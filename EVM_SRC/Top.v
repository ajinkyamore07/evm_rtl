==> flow/design.v <==
`timescale 1ns / 1ps
module Top(a,b,c,d,clk,master_enable,reset,s,mux_out);
input a,b,c,d,clk,reset,master_enable;
input [1:0]s;
output [3:0]mux_out;
reg master_enable_out;
wire [3:0]mux_A,mux_B,mux_C,mux_D,master_enable_count;
wire clr;
wire edge_detector_enable_A,
     edge_detector_enable_B,
     edge_detector_enable_C,
     edge_detector_enable_D;
wire reg_enable_A_counter,
     reg_enable_B_counter,
     reg_enable_C_counter,
     reg_enable_D_counter;
assign edge_detector_enable_A = a&master_enable_out;
assign edge_detector_enable_B = b&master_enable_out;
assign edge_detector_enable_C = c&master_enable_out;
assign edge_detector_enable_D = d&master_enable_out;
assign clr = (edge_detector_enable_A | edge_detector_enable_B | edge_detector_enable_C | edge_detector_enable_D);
always @(posedge clk, posedge reset)
    begin
        if(reset)
             master_enable_out <=0;
        else if(clr)
             master_enable_out <=0;
        else
            master_enable_out <= (master_enable | master_enable_out);           
    end    
edge_detector A(.in(edge_detector_enable_A),.clk(clk),.reset(reset),.reg_enable(reg_enable_A_counter));  
edge_detector B(.in(edge_detector_enable_B),.clk(clk),.reset(reset),.reg_enable(reg_enable_B_counter));  
edge_detector C(.in(edge_detector_enable_C),.clk(clk),.reset(reset),.reg_enable(reg_enable_C_counter));  
edge_detector D(.in(edge_detector_enable_D),.clk(clk),.reset(reset),.reg_enable(reg_enable_D_counter));  
counter counter_A(.enable(reg_enable_A_counter),.clk(clk),.reset(reset),.q(mux_A));
counter counter_B(.enable(reg_enable_B_counter),.clk(clk),.reset(reset),.q(mux_B));
counter counter_C(.enable(reg_enable_C_counter),.clk(clk),.reset(reset),.q(mux_C));
counter counter_D(.enable(reg_enable_D_counter),.clk(clk),.reset(reset),.q(mux_D));
counter counter_master(.enable(master_enable_out),.clk(clk),.reset(reset),.q(master_enable_count));
mux mux_output(.A(mux_A),.B(mux_B),.C(mux_C),.D(mux_D),.S(s),.Y(mux_out));
endmodule
`timescale 1ns / 1ps
module counter(enable,clk,reset,q);
input clk,reset,enable;
output reg [3:0]q;
always @(posedge clk,posedge reset)
 begin
    if(reset)
        q<=0;
    else if(enable)
        q<=q+1;
    else
        q<=q;
 end
endmodule
`timescale 1ns / 1ps
module edge_detector(in,clk,reset,reg_enable);
input in,clk,reset;
output reg reg_enable;
reg temp;
always @(posedge clk,posedge reset)
 begin
    if(reset)
      begin
        reg_enable<=0;
        temp<=0;
      end
    else
       begin
        temp<=in;
        reg_enable <=( ~temp & in); 
       end
 end
endmodule
`timescale 1ns / 1ps
module mux(A,B,C,D,S,Y);
input [3:0]A,B,C,D;
input [1:0]S;
output reg [3:0]Y;
always @(*)
 begin
    case(S)
    2'b00 : Y=A;
    2'b01 : Y=B;
    2'b10 : Y=C;
    2'b11 : Y=D;
    default : Y='bx; 
    endcase
 end
endmodule
* Step by step through the tools: Top
Tool output for the design above, in the order of the flow. Line numbers count from 1 in the design file above. Operators carry their Yosys type and port widths (W data, S select, Z words). Library cell names are shortened. The mark -- stands for no value.
Set-up: design top Top, clock clk, standard-cell library sky130hd, library corner tt_025C_1v80

* Word-level counts
Source: Yosys, flattened and elaborated, memories not mapped. Widths are those after wreduce; folded enables and synchronous resets count as part of the registers. Registers that Yosys merges into a memory's read port (data or address) are not register bits. Print and check cells do not count. Equal cells are merged and count once.
Word-level totals: flip-flop bits (word level) 25, output and inout port bits 4
Cells by class: reduce/logical cells 1, bitwise gates (word level) 16, add/sub/neg operators 4, equality and inequality tests 3, multiplexer cells 2
Operators with widths (count):
- $add A4 B1 Y4 const B | 4
- $pmux W4 S4 | 1
- $and A1 B1 Y1 | 8
- $or A1 B1 Y1 | 4
- $not A1 Y1 | 4
- $eq A2 B2 Y1 const B | 2
- $eq A2 B1 Y1 const B | 1
- $logic_not A2 Y1 | 1
- $mux W1 | 1

* Longest topological paths
Longest topological path by Yosys (ltp), each cell counted once; first at word level (registers and memories cut), then after technology mapping (sequential cells cut; the memories' decode and read muxes count).
Logic depth: depth after elaboration 5, ABC_AREA 0, depth in mapped cells 3, gate-level depth less buffers 3

* After synthesis
Source: synth_stat.txt of the flow (Yosys; design flattened, memories mapped). It holds for the ABC_AREA given above (unset counts as 0); a run with the other value may have another netlist. The area totals of this step are shown rounded.
Cells by type (count):
- dfrtp_1 | 25
- mux4_1 | 4
- xnor2_1 | 8
- mux2_2 | 5
- ha_1 | 4
- xor2_1 | 4
- and2_1 | 4
- nand4_1 | 4
- nor2b_1 | 4
- nand2_1 | 4
- nor4_1 | 1
- inv_1 | 1
Mapped netlist: buffers 0, area of sequential cells 625.6 um^2, synthesis area 1042 um^2, cell count 68, flip-flop cells 25
By module: a second synthesis without flattening, with its own total; a netlist apart from the flattened one above.
Unflattened totals: cell total of the unflattened synthesis 76, area total of the unflattened synthesis 1102 um^2
Each row is one instance without its submodules.
By module:
- counter | cells 12, times used 4, area 163.9 um^2
- edge_detector | cells 4, times used 4, area 67.6 um^2
- mux | cells 4, times used 1, area 105.1 um^2
- Top | cells 8, times used 1, area 71.3 um^2

* Worst setup path after synthesis
Path of least setup slack by OpenSTA after synthesis, without wires, with an ideal clock, recovery checks aside; 20% of the period is set as input and as output delay. Where synthesis merged equal registers, the netlist keeps one of their names.
Timing path after synthesis: path kind reg-to-output, from reg counter_B.q[0], to out mux_out[0], slack -0.002 ns, data arrival time 0.946 ns, required time 0.944 ns, delay of the path 0.946 ns, period 1.18 ns, output delay 0.236 ns, time at the first pin 0.000 ns, driving pins on the path 2, path buffers 0, synthesis period reached 1.182 ns
"delay of the path" = arrival - input delay + setup time. A path that ends at an output port has no setup time. "driving pins on the path" counts driving pins, that of a launching flip-flop among them; a cell with two outputs on the path counts twice. "synthesis period reached" is the clock period less the worst setup slack; recovery checks do not enter. This is arithmetic on one report: input and output delays are still those of the set period (20% each). The rows between start and end are the longest chain of elaborated cells between them; the timing report does not say that the signal goes this way. Where chains are equally long, one stands for them. A line is the first line of the expression or statement that the cell stems from. Yosys adds cells for indexed reads and writes and turns some case tables into memories. At most two assigning lines are given for a register; there are more.
On the way, after synthesis: cells stage by stage dfrtp_1 mux4_1, cells in the longest elaborated chain 1, elaborated cells on any way between the ends 1
Ends and longest elaborated chain, after synthesis:
- start, declared | line 45 | output reg [3:0]q;
- start, assigned | line 51 | q<=q+1;
- start, assigned | line 53 | q<=q;
- $pmux W4 S4 | line 82 | case(S)
- end, declared | line 5 | output [3:0]mux_out;

* Timing after layout
From the final timing report of flow run A: the path of least setup slack in the routed layout; clock arrival at registers is part of the times.
Timing path after layout: path kind reg-to-output, from reg counter_B.q[1], to out mux_out[1], required time 1.26 ns, path buffers 1, time at the first pin 0.31 ns, driving pins on the path 3, output delay 0.31 ns, slack -0.09 ns, data arrival time 1.34 ns, period 1.57 ns
The rows between start and end are the longest chain of elaborated cells between them; the timing report does not say that the signal goes this way. Where chains are equally long, one stands for them. At most two assigning lines are given for a register; there are more.
On the way, after layout: cells stage by stage dfrtp_1 mux4_2 buf_6, cells in the longest elaborated chain 1, elaborated cells on any way between the ends 1
Ends and longest elaborated chain, after layout:
- start, declared | line 45 | output reg [3:0]q;
- start, assigned | line 51 | q<=q+1;
- start, assigned | line 53 | q<=q;
- $pmux W4 S4 | line 82 | case(S)
- end, declared | line 5 | output [3:0]mux_out;

Lab notebook: Top

Below are 2 stored runs of the flow (Yosys, OpenROAD; platform sky130hd) on Top, each with its settings and what was measured, unordered. Constraints: input delay and output delay 20% of the set period each, output load 0.01 pF.
"clock period achieved" is the run's clock period less its worst setup slack. It is reckoned from that one timing run; input and output delays stay at 20% of the period that was set.
"critical setup path time" = time allowed to the worst setup path (clock period - input delay - output delay, where it has them) - its slack; a late launch clock adds to it, a late capture clock takes from it.
By "power consumption" is meant OpenSTA's value without simulated activity: inputs other than the clock are taken to toggle once in ten clock periods, and the tool carries that through the logic.
Measured values are rounded.

[flow run A] flow files
==> flow/run.sh <==
#!/bin/bash
# the make line also repeats the synthesis and layout settings of config.mk as NAME=value (left out here)
make -C /OpenROAD-flow-scripts/flow DESIGN_CONFIG=/design/flow/config.mk WORK_HOME=/design/flow/orfs CLKGATE_MAP_FILE= finish
==> flow/config.mk <==
export PLATFORM = sky130hd
export DESIGN_NAME = Top
export DESIGN_NICKNAME = Top
export VERILOG_FILES = /design/flow/design.v
export SDC_FILE = /design/flow/constraint.sdc
export NUM_CORES = 4
export LEC_CHECK = 0
export CAP_MARGIN = 20
export CORE_MARGIN = 2
export CORE_UTILIZATION = 40
export SLEW_MARGIN = 20
==> flow/constraint.sdc <==
create_clock -name core_clock -period 1.57 [get_ports {clk}]
set_input_delay 0.3140 -clock core_clock [delete_from_list [all_inputs] [get_ports {clk}]]
set_output_delay 0.3140 -clock core_clock [all_outputs]
set_load 0.01 [all_outputs]

[flow run A] result: area of the synthesized netlist 1042 um^2; standard-cell area of the final layout 1366 um^2; clock period achieved 1.656 ns; total die area 3030 um^2; critical setup path time 1.34 ns; critical path type reg-to-output; setup slack of the critical path -0.086 ns; power consumption 2.316 mW; utilization 55.2%; final setup TNS -0.314 ns

[flow run B] flow files
==> flow/run.sh <==
#!/bin/bash
# the make line also repeats the synthesis and layout settings of config.mk as NAME=value (left out here)
make -C /OpenROAD-flow-scripts/flow DESIGN_CONFIG=/design/flow/config.mk WORK_HOME=/design/flow/orfs CLKGATE_MAP_FILE= finish
==> flow/config.mk <==
export PLATFORM = sky130hd
export DESIGN_NAME = Top
export DESIGN_NICKNAME = Top
export VERILOG_FILES = /design/flow/design.v
export SDC_FILE = /design/flow/constraint.sdc
export NUM_CORES = 4
export LEC_CHECK = 0
export ABC_AREA = 1
export CAP_MARGIN = 25
export CORE_MARGIN = 7
export CORE_UTILIZATION = 50
export CTS_CLUSTER_DIAMETER = 185
export GPL_TIMING_DRIVEN = 0
export HOLD_SLACK_MARGIN = -0.07
export MAX_ROUTING_LAYER = met4
export PLACE_DENSITY_LB_ADDON = 0.04
export SETUP_SLACK_MARGIN = 0.29
export SLEW_MARGIN = 20
export TNS_END_PERCENT = 50
==> flow/constraint.sdc <==
create_clock -name core_clock -period 1.38 [get_ports {clk}]
set_input_delay 0.2760 -clock core_clock [delete_from_list [all_inputs] [get_ports {clk}]]
set_output_delay 0.2760 -clock core_clock [all_outputs]
set_load 0.01 [all_outputs]

[flow run B] result: area of the synthesized netlist 1136 um^2; power consumption 3.001 mW; clock period achieved 1.357 ns; critical setup path time 1.08 ns; critical path type reg-to-output; utilization 70.7%; standard-cell area of the final layout 1534 um^2; total die area 3803 um^2; final setup TNS 0.000 ns; setup slack of the critical path 0.023 ns
